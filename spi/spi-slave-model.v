==> flow/design.v <==
`timescale 1ns / 1ps
module spi_slave_model
#(parameter integer CHAR_NBITS = 16)
(
    input  wire        S_SYSCLK,   
    input  wire        S_RESETN,   
    input  wire        S_ENABLE,   
    input  wire        S_CPOL,     
    input  wire        S_CPHA,     
    input  wire        S_CSPOL,    
    input  wire        S_REV,      
    input  wire [3:0]  S_CHAR_LEN, 
    input  wire        S_SPI_CS,   
    input  wire        S_SPI_SCK,
    output wire        S_SPI_MISO,
    input  wire        S_SPI_MOSI
);
wire [31:0] wdata;
reg [15:0] wchar;
reg [31:0] txdata[0:7];
reg [31:0] rxdata;
wire [15:0] slv_data_rx;
assign wdata = txdata[tx_data_idx];
reg [15:0] tx_char_cnt;
reg [1:0] rx_char_idx;
wire [2:0] tx_data_idx;
wire [1:0] char_off;
wire slv_char_done;
wire slave_active;
assign slave_active = S_CSPOL ? (S_ENABLE & (~S_SPI_CS)) : (S_ENABLE & S_SPI_CS);
always @(posedge S_SYSCLK )
begin
    if (1'b0 == S_RESETN || (1'b0 == slave_active))
    begin
        wchar <= 0;
        tx_char_cnt <= 0;
        rx_char_idx <= 0;
        rxdata <= 0;
    end
    else begin
        if (S_CHAR_LEN > 7) begin
            if (char_off[0]) begin
                wchar <= wdata[31:16];
            end
            else begin
                wchar <= wdata[15:0];
            end
        end
        else begin
            case (char_off)
                0: wchar <= {8'b0, wdata[7:0]};
                1: wchar <= {8'b0, wdata[15:8]};
                2: wchar <= {8'b0, wdata[23:16]};
                3: wchar <= {8'b0, wdata[31:24]};
            endcase
        end
        if (slave_active) begin
            if (slv_char_done) begin
                rx_char_idx  <= rx_char_idx + 1;
                if (S_CHAR_LEN > 7) begin
                    if (1 == rx_char_idx) begin
                        rx_char_idx  <= 0;
                    end
                    case(rx_char_idx)
                        0 : rxdata <= {16'b0, slv_data_rx[15:0]};
                        1 : rxdata[31:16] <= slv_data_rx[15:0];
                    endcase
                end
                else begin
                    case(rx_char_idx)
                        0 : rxdata        <= {24'b0, slv_data_rx[7:0]};
                        1 : rxdata[15:8]  <= slv_data_rx[7:0];
                        2 : rxdata[23:16] <= slv_data_rx[7:0];
                        3 : rxdata[31:24] <= slv_data_rx[7:0];
                    endcase
                end
            end
        end
        else begin
            tx_char_cnt <= 0;
        end
    end
end
always @(posedge slv_char_done )
begin
    tx_char_cnt <= tx_char_cnt + 1;
end
spi_slave_trx_char #(.CHAR_NBITS(32))
spi_slv_dev
(
    .S_SYSCLK(S_SYSCLK),            
    .S_RESETN(S_RESETN),            
    .S_ENABLE(S_ENABLE),   
    .S_CPOL(S_CPOL),   
    .S_CPHA(S_CPHA),   
    .S_CSPOL(S_CSPOL),   
    .S_REV(S_REV),     
    .S_CHAR_LEN(S_CHAR_LEN),              
    .S_SPI_CS(S_SPI_CS),
    .S_SPI_SCK(S_SPI_SCK),
    .S_SPI_MISO(S_SPI_MISO),
    .S_SPI_MOSI(S_SPI_MOSI),
    .S_CHAR_DONE(slv_char_done),
    .S_WCHAR(wchar),         
    .S_RCHAR(slv_data_rx)           
);
assign tx_data_idx = S_CHAR_LEN > 7 ? tx_char_cnt[3:1] : tx_char_cnt[4:2];
assign char_off = S_CHAR_LEN > 7 ? {1'b0, tx_char_cnt[0]} : tx_char_cnt[1:0];
initial
begin
    txdata[0]=32'h44332211;
    txdata[1]=32'h88776655;
    txdata[2]=32'hccbbaa99;
    txdata[3]=32'h00ffeedd;
    txdata[4]=32'h04030201;
    txdata[5]=32'h08070605;
    txdata[6]=32'h0c0b0a09;
    txdata[7]=32'h100f0e0d;
end
endmodule
module spi_slave_trx_char
#(parameter integer CHAR_NBITS = 32)
(
    input  wire        S_SYSCLK,   
    input  wire        S_RESETN,   
    input  wire        S_ENABLE,   
    input  wire        S_CPOL,     
    input  wire        S_CPHA,     
    input  wire        S_CSPOL,    
    input  wire        S_REV,      
    input  wire [3:0]  S_CHAR_LEN, 
    output wire        S_CHAR_DONE,
    input  wire [15:0] S_WCHAR,    
    output wire [15:0] S_RCHAR,    
    input  wire        S_SPI_CS,   
    input  wire        S_SPI_SCK,
    output wire        S_SPI_MISO,
    input  wire        S_SPI_MOSI
);
localparam REG_WIDTH          = 32;
localparam NBITS_PER_WORD     = 32;
localparam NBITS_PER_BYTE     = 8;
localparam NBYTES_PER_WORD    = (NBITS_PER_WORD / NBITS_PER_BYTE);
localparam NBITS_CHAR_LEN_MAX = 32;
localparam C_ADDR_WIDTH       = 8;
localparam C_DATA_WIDTH       = 32;
localparam ADDR_SPMODE        = 8'h00;
localparam ADDR_SPIE          = 8'h04;
localparam ADDR_SPIM          = 8'h08;
localparam ADDR_SPCOM         = 8'h0c;
localparam ADDR_SPITD         = 8'h10;
localparam ADDR_SPIRD         = 8'h14;
localparam ADDR_REV0          = 8'h18;
localparam ADDR_REV1          = 8'h1c;
localparam ADDR_CSMODE0       = 8'h20;
localparam ADDR_CSMODE1       = 8'h24;
localparam ADDR_CSMODE2       = 8'h28;
localparam ADDR_CSMODE3       = 8'h2c;
localparam SPMODE_EN          = 31;
localparam SPMODE_LOOP        = 30;
localparam SPMODE_MASTER      = 29;
localparam SPIE_RXCNT_HI      = 29;
localparam SPIE_RXCNT_LO      = 24;
localparam SPIE_DON           = 14;
localparam SPIE_DNR           = 13;
localparam SPIE_OV            = 12;
localparam SPIE_UN            = 11;
localparam SPIE_MME           = 10;
localparam SPIE_RNE           = 9;
localparam SPIE_TNF           = 8;
localparam SPIM_DON           = SPIE_DON;
localparam SPIM_DNR           = SPIE_DNR;
localparam SPIM_OV            = SPIE_OV;
localparam SPIM_UN            = SPIE_UN;
localparam SPIM_MME           = SPIE_MME;
localparam SPIM_RNE           = SPIE_RNE;
localparam SPIM_TNF           = SPIE_TNF;
localparam SPCOM_CS_HI        = 31;
localparam SPCOM_CS_LO        = 30;
localparam SPCOM_TO           = 27;  
localparam SPCOM_RSKIP_HI     = 23;  
localparam SPCOM_RSKIP_LO     = 16;
localparam SPCOM_TRANLEN_HI   = 15;
localparam SPCOM_TRANLEN_LO   = 0;
localparam CSMODE_CPOL        = 31;  
localparam CSMODE_CPHA        = 30;  
localparam CSMODE_REV         = 29;
localparam CSMODE_DIV16       = 28;
localparam CSMODE_PM_HI       = 27;
localparam CSMODE_PM_LO       = 24;
localparam CSMODE_IS3WIRE     = 23;
localparam CSMODE_POL         = 20;  
localparam CSMODE_LEN_HI      = 19;
localparam CSMODE_LEN_LO      = 16;
localparam CSMODE_CSBEF_HI    = 15;
localparam CSMODE_CSBEF_LO    = 12;
localparam CSMODE_CSAFT_HI    = 11;
localparam CSMODE_CSAFT_LO    = 8;
localparam CSMODE_CSCG_HI     = 7;
localparam CSMODE_CSCG_LO     = 3;
localparam NBITS_CS           = SPCOM_CS_HI - SPCOM_CS_LO + 1;
localparam NBITS_RSKIP        = SPCOM_RSKIP_HI - SPCOM_RSKIP_LO + 1;
localparam NBITS_TRANLEN      = SPCOM_TRANLEN_HI - SPCOM_TRANLEN_LO + 1;
localparam NBITS_PM           = CSMODE_PM_HI    - CSMODE_PM_LO + 1;
localparam NBITS_CHARLEN      = CSMODE_LEN_HI   - CSMODE_LEN_LO + 1;
localparam NBITS_CSBEF        = CSMODE_CSBEF_HI - CSMODE_CSBEF_LO + 1;
localparam NBITS_CSAFT        = CSMODE_CSAFT_HI - CSMODE_CSAFT_LO + 1;
localparam NBITS_CSCG         = CSMODE_CSCG_HI  - CSMODE_CSCG_LO + 1;
localparam NBITS_RXCNT        = SPIE_RXCNT_HI   - SPIE_RXCNT_LO + 1;
localparam SPMODE_DEF         = 32'h0000_0000;
localparam SPIE_DEF           = 32'h0000_0000;
localparam SPIM_DEF           = 32'h0000_0000;
localparam SPCOM_DEF          = 32'h0000_0000;
localparam SPITD_DEF          = 32'h0000_0000;
localparam SPIRD_DEF          = 32'hffff_ffff;
localparam CSMODE_DEF         = 1 << CSMODE_POL;
localparam MAX_BITNO_OF_CHAR = 4'hf;
reg done;
wire slave_active;
reg [3:0] bit_cnt;
reg [1:0] char_idx;
wire [NBITS_CHAR_LEN_MAX-1 : 0] shift_tx;
reg [NBITS_CHAR_LEN_MAX-1 : 0] shift_rx;
reg [NBITS_CHAR_LEN_MAX-1 : 0] data_rx;
wire [1:0] spi_mode;
wire pos_edge;  
wire neg_edge;  
reg sck_dly;
assign pos_edge    = ~sck_dly & S_SPI_SCK;
assign neg_edge    = sck_dly & ~S_SPI_SCK;
assign S_RCHAR     = data_rx;
assign S_CHAR_DONE = slave_active ? done : 1'bz;
assign spi_mode = {S_CPOL, S_CPHA};
assign S_SPI_MISO   = slave_active ? shift_tx[bit_cnt] : 1'bz;
assign slave_active = S_CSPOL ? (S_ENABLE & (~S_SPI_CS)) : (S_ENABLE & S_SPI_CS);
wire sck_first_edge;
wire sck_second_edge;
assign sck_first_edge = S_CPOL ? neg_edge : pos_edge;
assign sck_second_edge = S_CPOL ? pos_edge : neg_edge;
assign shift_tx = S_WCHAR;
always @(posedge S_SYSCLK)
begin
    if (!S_RESETN)
    begin
        char_idx <= 0;
        sck_dly  <= S_SPI_SCK;
    end
    else begin
        sck_dly  <= S_SPI_SCK;
        if (1'b0 == slave_active) begin
            char_idx <= 0;
        end
    end
end
always @(posedge S_SYSCLK)
begin
    if (1'b1 == done)
    begin
        done <= 0;
        shift_rx <= {CHAR_NBITS{1'b0}};
        if (S_REV) begin
            bit_cnt  <= (S_CPHA ? S_CHAR_LEN + 1 : S_CHAR_LEN);
        end
        else begin
            bit_cnt  <= (S_CPHA ? MAX_BITNO_OF_CHAR : 0);
        end
    end
    if (slave_active) begin
        if (sck_first_edge) begin
            if (S_CPHA) begin
                bit_cnt <= (S_REV ? bit_cnt - 1 : bit_cnt + 1);
            end
            else begin
                shift_rx[bit_cnt] = S_SPI_MOSI;
            end
        end
        if (sck_second_edge) begin
            if (!S_CPHA) begin
                bit_cnt <= (S_REV ? bit_cnt - 1 : bit_cnt + 1);
                if (S_REV) begin
                    if (0 == bit_cnt)
                        bit_cnt  <= (S_CPHA ? S_CHAR_LEN + 1 : S_CHAR_LEN);
                end
                else begin
                    if (S_CHAR_LEN == bit_cnt)
                        bit_cnt  <= (S_CPHA ? MAX_BITNO_OF_CHAR : 0);
                end
            end
            else begin
                shift_rx[bit_cnt] = S_SPI_MOSI;
            end
            if (S_REV) begin
                if (0 == bit_cnt) begin
                    done <= 1;
                    char_idx <= char_idx + 1;
                    if (S_CPHA) begin
                        case (S_CHAR_LEN)
                            3: data_rx[3:0]  <= {shift_rx[3:1], S_SPI_MOSI};
                            7: data_rx[7:0]  <= {shift_rx[7:1], S_SPI_MOSI};
                           11: data_rx[11:0] <= {shift_rx[11:1], S_SPI_MOSI};
                           15: data_rx[15:0] <= {shift_rx[15:1], S_SPI_MOSI};
                        endcase
                    end
                    else begin
                        data_rx <= shift_rx;
                    end
                end
            end
            else begin
                if (S_CHAR_LEN == bit_cnt) begin
                    done <= 1;
                    char_idx <= char_idx + 1;
                    if (S_CPHA) begin
                        case (S_CHAR_LEN)
                            3: data_rx[3:0]  <= {S_SPI_MOSI, shift_rx[2:0]};
                            7: data_rx[7:0]  <= {S_SPI_MOSI, shift_rx[7:0]};
                           11: data_rx[11:0] <= {S_SPI_MOSI, shift_rx[11:0]};
                           15: data_rx[15:0] <= {S_SPI_MOSI, shift_rx[14:0]};
                        endcase
                    end
                    else begin
                        data_rx <= shift_rx;
                    end
                end
            end
        end
    end
    else begin
        done <= 0;
        data_rx <= 0;
        shift_rx <= {CHAR_NBITS{1'b0}};
        if (S_REV) begin
            bit_cnt  <= (S_CPHA ? S_CHAR_LEN + 1 : S_CHAR_LEN);
        end
        else begin
            bit_cnt  <= (S_CPHA ? MAX_BITNO_OF_CHAR : 0);
        end
    end
end
endmodule
# Tool chain data of spi_slave_model
# What the tools print for spi_slave_model, step after step.
# Line numbers count from 1 in the design file above.
# Not given: n/a
[design]
design = "spi_slave_model"
clock = "S_SYSCLK"
cell_library = "sky130hd"
lib_corner = "tt_025C_1v80"

# After elaboration
# Source: Yosys, flattened and elaborated, memories not mapped. Widths are those after wreduce. Registers that Yosys merges into a memory's read port (data or address) are not register bits. Print and check cells do not count. Equal cells are merged and count once.
# Memory sizes are those after Yosys's memory passes, which may raise the word count (mostly to a power of two), join words into wider ones and drop unused or constant bits.
[bits]
ff_bits = 22
latchBits = 0
mem_bits_rw = 0
romBits = 168
clocked_rd_ports_x_width = 0
n_memories = 1
in_bits = 14
wordCells = 46
[classes]
addsub = 3
n_mul = 0
n_div = 0
n_cmp = 1
eq_ne = 1
n_shift = 1
n_mux = 20
logic = 10
n_reduce_logical = 4
[memory_table]
columns = ["name", "size", "width", "read_ports", "write_ports", "line", "rtl"]
rows = [
  ["txdata", 8, 21, 1, 0, 20, "reg [31:0] txdata[0:7];"],
]
[ops]
columns = ["op", "count"]
rows = [
  ["2-to-1 mux 4 bit", 13],
  ["variable part select 32 x 4 -> 1 bit", 1],
  ["adder 4 x 1 -> 4 bit with constant B", 2],
  ["2-to-1 mux 1 bit", 7],
  ["inverter 1 bit", 6],
  ["bitwise AND 1 bit", 4],
  ["subtractor 4 x 1 -> 4 bit with constant B", 1],
  ["greater-than comparator 4 x 3 -> 1 bit with constant B", 1],
  ["== test 4 bit", 1],
  ["logical NOT 4 bit", 1],
  ["AND reduction 2 bit", 1],
  ["OR reduction 2 bit", 1],
  ["logical OR 1 bit", 1],
]

# Depth
# Longest topological path by Yosys (ltp), each cell counted once; first at word level (registers and memories cut), then after technology mapping (sequential cells cut; the memories' decode and read muxes count).
[logic_depth]
word_depth = 9
ABC_AREA = 0
depth_mapped = 8

# Netlist
# Source: synth_stat.txt of the flow (Yosys; design flattened, memories mapped). It holds for the ABC_AREA given above (unset counts as 0); a run with the other value may have another netlist.
[mapped]
mapped_cells = 107
yosys_area_um2 = 849.6
seqArea_um2 = 160.2
flip_flops = 8
n_buf = 3
[types]
columns = ["cell", "count"]
rows = [
  ["sky130_fd_sc_hd__dfxtp_1", 8],
  ["sky130_fd_sc_hd__a21oi_1", 13],
  ["sky130_fd_sc_hd__nand2_1", 15],
  ["sky130_fd_sc_hd__xor2_1", 6],
  ["sky130_fd_sc_hd__mux2i_1", 4],
  ["sky130_fd_sc_hd__ha_1", 3],
  ["sky130_fd_sc_hd__nand4bb_1", 3],
  ["sky130_fd_sc_hd__nand3_1", 6],
  ["sky130_fd_sc_hd__o21ai_0", 6],
  ["sky130_fd_sc_hd__nor4_4", 1],
  ["sky130_fd_sc_hd__o31ai_4", 1],
  ["sky130_fd_sc_hd__fa_1", 1],
  ["sky130_fd_sc_hd__inv_1", 5],
  ["sky130_fd_sc_hd__o21ai_4", 1],
  ["sky130_fd_sc_hd__o31ai_1", 2],
  ["sky130_fd_sc_hd__a31oi_1", 2],
  ["sky130_fd_sc_hd__and2_1", 2],
  ["sky130_fd_sc_hd__o211ai_2", 1],
]
# Not listed: further types 23, cells in them 27.
# By module: a second synthesis without flattening, with its own total; a netlist apart from the flattened one above.
[unflattened]
cells_unflattened = 340
area_unflattened_um2 = 3094.2
# Each row is one instance without its submodules.
[by_module]
columns = ["mod", "n_inst", "n_cells", "mod_area_um2", "mod_seq_area_um2"]
rows = [
  ["spi_slave_trx_char #(CHAR_NBITS=32)", 1, 334, 3025.4, 760.7],
  ["spi_slave_model", 1, 6, 68.8, 40.0],
]

# Timing after synthesis
# OpenSTA on the mapped netlist: ideal clock, no wires. The path of least setup slack (recovery checks aside). Input and output delay are each 20% of the period. Register names are those of the netlist, which keeps one name where synthesis merged equal registers.
[synth_path]
kind = "in2reg"
startpoint = "input S_REV"
endpoint = "register spi_slv_dev.bit_cnt[2]"
period_ns = 2.15
launch_ns = 0.430
arrival_time_ns = 1.930
setup_slack_ns = 0.146
delay_ns = 1.574
path_stages = 8
n_path_buf = 1
period_less_setup_slack_ns = 2.004
# "delay_ns" is the arrival time less input delay plus setup time.
# "path_stages" counts driving pins, that of a launching flip-flop among them; a cell with two outputs on the path counts twice.
# "period_less_setup_slack_ns" = period - worst setup slack (recovery checks aside). The figure is calculated, with input and output delays left at 20% of the set period.
# The rows between start and end are the longest chain of elaborated cells between them; the timing report does not say that the signal goes this way. Where chains are equally long, one stands for them.
# Each line given opens the expression or statement behind the cell; cells for indexed reads and writes are added by Yosys, which also makes memories of some case tables.
# A register here has more assigning lines than the two given.
[synth_via]
cell_sequence = "sky130_fd_sc_hd__buf_2 -> sky130_fd_sc_hd__clkinv_1 -> sky130_fd_sc_hd__fa_1 -> sky130_fd_sc_hd__xnor2_1 -> sky130_fd_sc_hd__mux2i_1 -> sky130_fd_sc_hd__o211ai_1 -> sky130_fd_sc_hd__o21ai_0 -> sky130_fd_sc_hd__a31oi_1"
elab_chain_len = 7
[synth_lines]
columns = ["element", "line", "rtl"]
rows = [
  ["from (decl)", 11, "input  wire        S_REV,"],
  ["2-to-1 mux 4 bit", 261, "if (S_REV) begin"],
  ["2-to-1 mux 4 bit", 257, "if (1'b1 == done)"],
  ["2-to-1 mux 4 bit", 270, "if (S_CPHA) begin"],
  ["2-to-1 mux 4 bit", 269, "if (sck_first_edge) begin"],
  ["2-to-1 mux 4 bit", 278, "if (!S_CPHA) begin"],
  ["2-to-1 mux 4 bit", 277, "if (sck_second_edge) begin"],
  ["2-to-1 mux 4 bit", 268, "if (slave_active) begin"],
  ["to (assign)", 265, "bit_cnt  <= (S_CPHA ? MAX_BITNO_OF_CHAR : 0);"],
  ["to (assign)", 271, "bit_cnt <= (S_REV ? bit_cnt - 1 : bit_cnt + 1);"],
  ["to (decl)", 220, "reg [3:0] bit_cnt;"],
]

# Timing after layout
# Path of least setup slack in the final report of entry B (OpenROAD, finished layout, wires in). Where an end is a register, its clock arrival counts in the times.
[layout_path]
kind = "in2reg"
startpoint = "input S_REV"
endpoint = "register spi_slv_dev.bit_cnt[3]"
period_ns = 2.63
launch_ns = 0.53
arrival_time_ns = 2.45
setup_slack_ns = 0.35
path_stages = 7
n_path_buf = 1
# The rows between start and end are the longest chain of elaborated cells between them; the timing report does not say that the signal goes this way. Where chains are equally long, one stands for them.
# A register here has more assigning lines than the two given.
[layout_via]
cell_sequence = "sky130_fd_sc_hd__clkdlybuf4s50_1 -> sky130_fd_sc_hd__ha_1 -> sky130_fd_sc_hd__and3_4 -> sky130_fd_sc_hd__or3_4 -> sky130_fd_sc_hd__a21oi_1 -> sky130_fd_sc_hd__and3b_1 -> sky130_fd_sc_hd__o211ai_2"
elab_chain_len = 7
[layout_lines]
columns = ["element", "line", "rtl"]
rows = [
  ["from (decl)", 11, "input  wire        S_REV,"],
  ["2-to-1 mux 4 bit", 261, "if (S_REV) begin"],
  ["2-to-1 mux 4 bit", 257, "if (1'b1 == done)"],
  ["2-to-1 mux 4 bit", 270, "if (S_CPHA) begin"],
  ["2-to-1 mux 4 bit", 269, "if (sck_first_edge) begin"],
  ["2-to-1 mux 4 bit", 278, "if (!S_CPHA) begin"],
  ["2-to-1 mux 4 bit", 277, "if (sck_second_edge) begin"],
  ["2-to-1 mux 4 bit", 268, "if (slave_active) begin"],
  ["to (assign)", 265, "bit_cnt  <= (S_CPHA ? MAX_BITNO_OF_CHAR : 0);"],
  ["to (assign)", 271, "bit_cnt <= (S_REV ? bit_cnt - 1 : bit_cnt + 1);"],
  ["to (decl)", 220, "reg [3:0] bit_cnt;"],
]

# spi_slave_model through Yosys and OpenROAD on sky130hd: 2 stored runs, unordered, with their settings and measured results. The constraints put input and output delay at 20% of the set period each and load the outputs with 0.01 pF.
# "achievedPeriod_ns" = clock period - worst setup slack. The figure is calculated, with input and output delays left at 20% of the set period.
# "worst_path_allowed_less_slack_ns" = time allowed to the worst setup path (clock period - input delay - output delay, where it has them) - its slack; a late launch clock adds to it, a late capture clock takes from it.
# By "design_power_uw" is meant OpenSTA's value without simulated activity: inputs other than the clock are taken to toggle once in ten clock periods, and the tool carries that through the logic.

[[run]]
name = "entry A"
[run.settings]
period_ns = 1.64
CORE_UTILIZATION = 60
SETUP_SLACK_MARGIN = 0.07
GPL_ROUTABILITY_DRIVEN = 0
CTS_CLUSTER_DIAMETER = 152
CAP_MARGIN = 40
CORE_MARGIN = 2
SLEW_MARGIN = 20
[run.results]
outcome = "did not finish, clock tree synthesis stopped with DPL-0038"

[[run]]
name = "entry B"
[run.settings]
period_ns = 2.63
CORE_UTILIZATION = 58
SETUP_SLACK_MARGIN = -0.2
PLACE_DENSITY_LB_ADDON = 0.1
CORE_ASPECT_RATIO = 1.0
TNS_END_PERCENT = 20
CTS_CLUSTER_SIZE = 87
CTS_CLUSTER_DIAMETER = 103
SLEW_MARGIN = 30
MIN_ROUTING_LAYER = "met1"
MAX_ROUTING_LAYER = "met5"
CAP_MARGIN = 20
CORE_MARGIN = 2
[run.results]
die_um2 = 1786.8
tns_setup_ns = 0.000
achievedPeriod_ns = 2.276
design_power_uw = 478.2
synthArea_um2 = 849.6
worst_path_allowed_less_slack_ns = 1.75
critical_path_type = "in2reg"
ws_hold_ns = 0.624
timing.setup.ws_ns = 0.354
finalCellArea_um2 = 1034.7
post_route_util_pct = 77.6
